==> flow/design.v <==
module hc21_ste_decoder (
	sysclk,
	cpu_addr,
	sel_lomem_n,
	sel_stebus_n,
	sel_mmu_a_n,
	sel_mmu_b_n,
	sel_ctc_n,
	sel_pio_n,
	sel_sio_n,
	sel_dev0_n,
	sel_dev1_n,
	sel_dev2_n,
	sel_himem_n
);
	input sysclk;
	input [15:8] cpu_addr;
	output sel_lomem_n;
	output sel_stebus_n;
	output sel_mmu_a_n;
	output sel_mmu_b_n;
	output sel_ctc_n;
	output sel_pio_n;
	output sel_sio_n;
	output sel_dev0_n;
	output sel_dev1_n;
	output sel_dev2_n;
	output sel_himem_n;
	always @(posedge sysclk)
	begin
		if (cpu_addr >= 8'b00000000 && cpu_addr <= 8'b00111111)
		begin
			sel_lomem_n		<= 1'b0;
			sel_stebus_n	<= 1'b1;
			sel_mmu_a_n		<= 1'b1;
			sel_mmu_b_n		<= 1'b1;
			sel_ctc_n		<= 1'b1;
			sel_pio_n		<= 1'b1;
			sel_sio_n		<= 1'b1;
			sel_dev0_n		<= 1'b1;
			sel_dev1_n		<= 1'b1;
			sel_dev2_n		<= 1'b1;
			sel_himem_n		<= 1'b1;
		end 
		else if (cpu_addr >= 8'b01000000 && cpu_addr <= 8'b10111111)
		begin
			sel_lomem_n		<= 1'b1;
			sel_stebus_n	<= 1'b0;
			sel_mmu_a_n		<= 1'b1;
			sel_mmu_b_n		<= 1'b1;
			sel_ctc_n		<= 1'b1;
			sel_pio_n		<= 1'b1;
			sel_sio_n		<= 1'b1;
			sel_dev0_n		<= 1'b1;
			sel_dev1_n		<= 1'b1;
			sel_dev2_n		<= 1'b1;
			sel_himem_n		<= 1'b1;
		end 
		else if (cpu_addr == 8'b11000000)
		begin
			sel_lomem_n		<= 1'b1;
			sel_stebus_n	<= 1'b1;
			sel_mmu_a_n		<= 1'b0;
			sel_mmu_b_n		<= 1'b1;
			sel_ctc_n		<= 1'b1;
			sel_pio_n		<= 1'b1;
			sel_sio_n		<= 1'b1;
			sel_dev0_n		<= 1'b1;
			sel_dev1_n		<= 1'b1;
			sel_dev2_n		<= 1'b1;
			sel_himem_n		<= 1'b1;
		end 
		else if (cpu_addr == 8'b11000001)
		begin
			sel_lomem_n		<= 1'b1;
			sel_stebus_n	<= 1'b1;
			sel_mmu_a_n		<= 1'b1;
			sel_mmu_b_n		<= 1'b0;
			sel_ctc_n		<= 1'b1;
			sel_pio_n		<= 1'b1;
			sel_sio_n		<= 1'b1;
			sel_dev0_n		<= 1'b1;
			sel_dev1_n		<= 1'b1;
			sel_dev2_n		<= 1'b1;
			sel_himem_n		<= 1'b1;
		end 
		else if (cpu_addr == 8'b11000010)
		begin
			sel_lomem_n		<= 1'b1;
			sel_stebus_n	<= 1'b1;
			sel_mmu_a_n		<= 1'b1;
			sel_mmu_b_n		<= 1'b1;
			sel_ctc_n		<= 1'b0;
			sel_pio_n		<= 1'b1;
			sel_sio_n		<= 1'b1;
			sel_dev0_n		<= 1'b1;
			sel_dev1_n		<= 1'b1;
			sel_dev2_n		<= 1'b1;
			sel_himem_n		<= 1'b1;
		end 
		else if (cpu_addr == 8'b11000011)
		begin
			sel_lomem_n		<= 1'b1;
			sel_stebus_n	<= 1'b1;
			sel_mmu_a_n		<= 1'b1;
			sel_mmu_b_n		<= 1'b1;
			sel_ctc_n		<= 1'b1;
			sel_pio_n		<= 1'b0;
			sel_sio_n		<= 1'b1;
			sel_dev0_n		<= 1'b1;
			sel_dev1_n		<= 1'b1;
			sel_dev2_n		<= 1'b1;
			sel_himem_n		<= 1'b1;
		end 
		else if (cpu_addr == 8'b11000100)
		begin
			sel_lomem_n		<= 1'b1;
			sel_stebus_n	<= 1'b1;
			sel_mmu_a_n		<= 1'b1;
			sel_mmu_b_n		<= 1'b1;
			sel_ctc_n		<= 1'b1;
			sel_pio_n		<= 1'b1;
			sel_sio_n		<= 1'b0;
			sel_dev0_n		<= 1'b1;
			sel_dev1_n		<= 1'b1;
			sel_dev2_n		<= 1'b1;
			sel_himem_n		<= 1'b1;
		end 
		else if (cpu_addr == 8'b11000101)
		begin
			sel_lomem_n		<= 1'b1;
			sel_stebus_n	<= 1'b1;
			sel_mmu_a_n		<= 1'b1;
			sel_mmu_b_n		<= 1'b1;
			sel_ctc_n		<= 1'b1;
			sel_pio_n		<= 1'b1;
			sel_sio_n		<= 1'b1;
			sel_dev0_n		<= 1'b0;
			sel_dev1_n		<= 1'b1;
			sel_dev2_n		<= 1'b1;
			sel_himem_n		<= 1'b1;
		end
		else if (cpu_addr == 8'b11000110)
		begin
			sel_lomem_n		<= 1'b1;
			sel_stebus_n	<= 1'b1;
			sel_mmu_a_n		<= 1'b1;
			sel_mmu_b_n		<= 1'b1;
			sel_ctc_n		<= 1'b1;
			sel_pio_n		<= 1'b1;
			sel_sio_n		<= 1'b1;
			sel_dev0_n		<= 1'b1;
			sel_dev1_n		<= 1'b0;
			sel_dev2_n		<= 1'b1;
			sel_himem_n		<= 1'b1;
		end 
		else if (cpu_addr == 8'b11000111)
		begin
			sel_lomem_n		<= 1'b1;
			sel_stebus_n	<= 1'b1;
			sel_mmu_a_n		<= 1'b1;
			sel_mmu_b_n		<= 1'b1;
			sel_ctc_n		<= 1'b1;
			sel_pio_n		<= 1'b1;
			sel_sio_n		<= 1'b1;
			sel_dev0_n		<= 1'b1;
			sel_dev1_n		<= 1'b1;
			sel_dev2_n		<= 1'b0;
			sel_himem_n		<= 1'b1;
		end 
		else if (cpu_addr >= 8'b1100100 && cpu_addr <= 8'b1111111)
		begin
			sel_lomem_n		<= 1'b1;
			sel_stebus_n	<= 1'b1;
			sel_mmu_a_n		<= 1'b1;
			sel_mmu_b_n		<= 1'b1;
			sel_ctc_n		<= 1'b1;
			sel_pio_n		<= 1'b1;
			sel_sio_n		<= 1'b1;
			sel_dev0_n		<= 1'b1;
			sel_dev1_n		<= 1'b1;
			sel_dev2_n		<= 1'b1;
			sel_himem_n		<= 1'b0;
		end 
	end
endmodule 
# --- Tool chain data of hc21_ste_decoder ---
# Tool output for the design above, in the order of the flow.
# Lines are those of the file above, counted from 1.
# Library cell names are shortened.
setup:
  design: "hc21_ste_decoder"
  clk_port: "sysclk"
  cell_library: "sky130hd"
  lib_corner: "tt_025C_1v80"

# --- Word-level counts ---
# Counts by Yosys on the flattened word-level netlist (proc, flatten, opt, wreduce; memories kept). Register bits leave out memories and registers merged into their read ports (data or address). Print and check cells are left out. Cells with the same type and inputs are merged into one.
word_totals:
  ff_bits: 11
  out_inout_bits: 11
  wordCells: 65
classes:
  cmp: 6
  eq_ne: 8
  muxes: 19
  n_reduce_logical: 21
ops:
  columns: ["cell", "n"]
  rows:
  - ["8-bit == test with constant B", 8]
  - ["1-bit 2-to-1 mux", 19]
  - ["8-bit by 7-bit >= comparator with 1-bit output with constant B", 2]
  - ["10-bit nonzero test", 1]
  - ["10-bit OR reduction", 1]
  - ["9-bit nonzero test", 1]
  - ["9-bit OR reduction", 1]
  - ["8-bit by 1-bit >= comparator with 1-bit output with constant B", 1]
  - ["8-bit by 6-bit <= comparator with 1-bit output with constant B", 1]
  - ["8-bit by 7-bit <= comparator with 1-bit output with constant B", 1]
  - ["8-bit <= comparator with constant B", 1]
  - ["8-bit nonzero test", 1]
  - ["8-bit OR reduction", 1]
  - ["7-bit nonzero test", 1]
  - ["7-bit OR reduction", 1]
  - ["6-bit nonzero test", 1]
  - ["6-bit OR reduction", 1]
  - ["5-bit nonzero test", 1]
  - ["5-bit OR reduction", 1]
  - ["4-bit nonzero test", 1]
  - ["4-bit OR reduction", 1]
  - ["1-bit logical AND", 3]
  - ["3-bit nonzero test", 1]
  - ["3-bit OR reduction", 1]
  - ["2-bit nonzero test", 1]
  - ["2-bit OR reduction", 1]

# --- Longest topological paths ---
# Longest topological path by Yosys (ltp), each cell counted once; first at word level (registers and memories cut), then after technology mapping (sequential cells cut; the memories' decode and read muxes count).
depth:
  word_depth: 12
  abc_area: 0
  ltp_mapped: 6
  ltp_nobuf: 6

# --- Netlist ---
# Yosys stat after the flow's synthesis: flattened, memories mapped to cells. It holds for the ABC_AREA given above (unset counts as 0); a run with the other value may have another netlist.
# The area totals of this step are shown rounded.
synth_totals:
  mapped_cells: 52
  yosys_area_um2: 500
  flip_flops: 11
  n_buf: 0
types:
  columns: ["type", "n"]
  rows:
  - ["dfxtp_1", 11]
  - ["ha_1", 4]
  - ["nand3_1", 7]
  - ["o32a_1", 2]
  - ["a2bb2oi_1", 2]
  - ["inv_1", 4]
  - ["nor4b_2", 1]
  - ["or4b_4", 1]
  - ["nand2_1", 3]
  - ["nor2_1", 3]
  - ["a21oi_1", 2]
  - ["a221o_1", 1]
  - ["o21ai_0", 2]
  - ["o22a_1", 1]
  - ["o21a_1", 1]
  - ["o21bai_1", 1]
  - ["or4_1", 1]
  - ["nand4_1", 1]
# Other cell types: 4; their cells: 4.

# --- Path before layout ---
# Path of least setup slack by OpenSTA after synthesis, without wires, with an ideal clock, recovery checks aside; 20% of the period is set as input and as output delay. Where synthesis merged equal registers, the netlist keeps one of their names.
synth_timing:
  path_type: "input port to flip-flop"
  startpoint: "in cpu_addr[14]"
  endpoint: "reg sel_mmu_a_n"
  tclk_ns: 1.51
  in_delay_ns: 0.302
  setup_time_ns: 0.125
  launch_ns: 0.302
  t_arrival_ns: 1.459
  slack_ns: -0.074
  delay_ns: 1.282
  driving_pins: 5
  n_path_buf: 0
  period_less_setup_slack_ns: 1.584
# "delay_ns" = arrival - input delay + setup time.
# "driving_pins": output pins that drive a net of the path, with the launching flip-flop's if there is one; two outputs of one cell count as two.
# "period_less_setup_slack_ns" is the clock period less the worst setup slack; recovery checks do not enter. This is arithmetic on one report: input and output delays are still those of the set period (20% each).
# Between the ends stands the longest chain of elaborated cells between them, by number of cells; it is not shown to be the way that was timed. Of several equally long chains one is given.
# Each line given opens the expression or statement behind the cell; cells for indexed reads and writes are added by Yosys, which also makes memories of some case tables.
# A register here has more assigning lines than the two given.
synth_between:
  cell_sequence: "ha_1 -> or4b_4 -> or4_1 -> o21ai_0 -> nand3_1"
  elab_chain_len: 11
  cone_cells: 28
  lines_between: 11
  cone_classes: "6 x compare; 8 x eq/ne; 9 x mux; 5 x reduce/logical"
synth_rtl:
  columns: ["item", "line_no", "rtl"]
  rows:
  - ["start: declaration", 17, "input [15:8] cpu_addr;"]
  - ["8-bit by 7-bit >= comparator with 1-bit output", 171, "else if (cpu_addr >= 8'b1100100 && cpu_addr <= 8'b1111111)"]
  - ["1-bit logical AND", 171, null]
  - ["1-bit 2-to-1 mux", 171, null]
  - ["1-bit 2-to-1 mux", 157, "else if (cpu_addr == 8'b11000111)"]
  - ["1-bit 2-to-1 mux", 143, "else if (cpu_addr == 8'b11000110)"]
  - ["1-bit 2-to-1 mux", 129, "else if (cpu_addr == 8'b11000101)"]
  - ["1-bit 2-to-1 mux", 115, "else if (cpu_addr == 8'b11000100)"]
  - ["1-bit 2-to-1 mux", 101, "else if (cpu_addr == 8'b11000011)"]
  - ["1-bit 2-to-1 mux", 87, "else if (cpu_addr == 8'b11000010)"]
  - ["1-bit 2-to-1 mux", 73, "else if (cpu_addr == 8'b11000001)"]
  - ["1-bit 2-to-1 mux", 59, "else if (cpu_addr == 8'b11000000)"]
  - ["end: assignment", 49, "sel_mmu_a_n <= 1'b1;"]
  - ["end: assignment", 63, "sel_mmu_a_n <= 1'b0;"]
  - ["end: declaration", 20, "output sel_mmu_a_n;"]

# Below are 2 stored runs of the flow (Yosys, OpenROAD; platform sky130hd) on hc21_ste_decoder, each with its settings, unordered. Constraints: input delay and output delay 20% of the set period each, output load 0.01 pF.
runs:
  - name: "run 1"
    settings:
      period_ns: 2.21
      CORE_UTILIZATION: 53
      PLACE_DENSITY_LB_ADDON: 0.06
      CORE_MARGIN: 6
      CELL_PAD_IN_SITES_GLOBAL_PLACEMENT: 2
      CTS_CLUSTER_DIAMETER: 242
      CAP_MARGIN: 5
      SLEW_MARGIN: 20
    outcome: "stopped before the end: floorplanning reported PDN-0185"
  - name: "run 2"
    settings:
      period_ns: 2.14
      CORE_UTILIZATION: 52
      PLACE_DENSITY_LB_ADDON: 0.01
      CELL_PAD_IN_SITES_GLOBAL_PLACEMENT: 1
      CELL_PAD_IN_SITES_DETAIL_PLACEMENT: 2
      TNS_END_PERCENT: 100
      GPL_ROUTABILITY_DRIVEN: 1
      SLEW_MARGIN: 40
      MIN_ROUTING_LAYER: "met2"
      MAX_ROUTING_LAYER: "met5"
      CAP_MARGIN: 20
      CORE_MARGIN: 2
    outcome: "stopped before the end: placement reported FLW-0024"
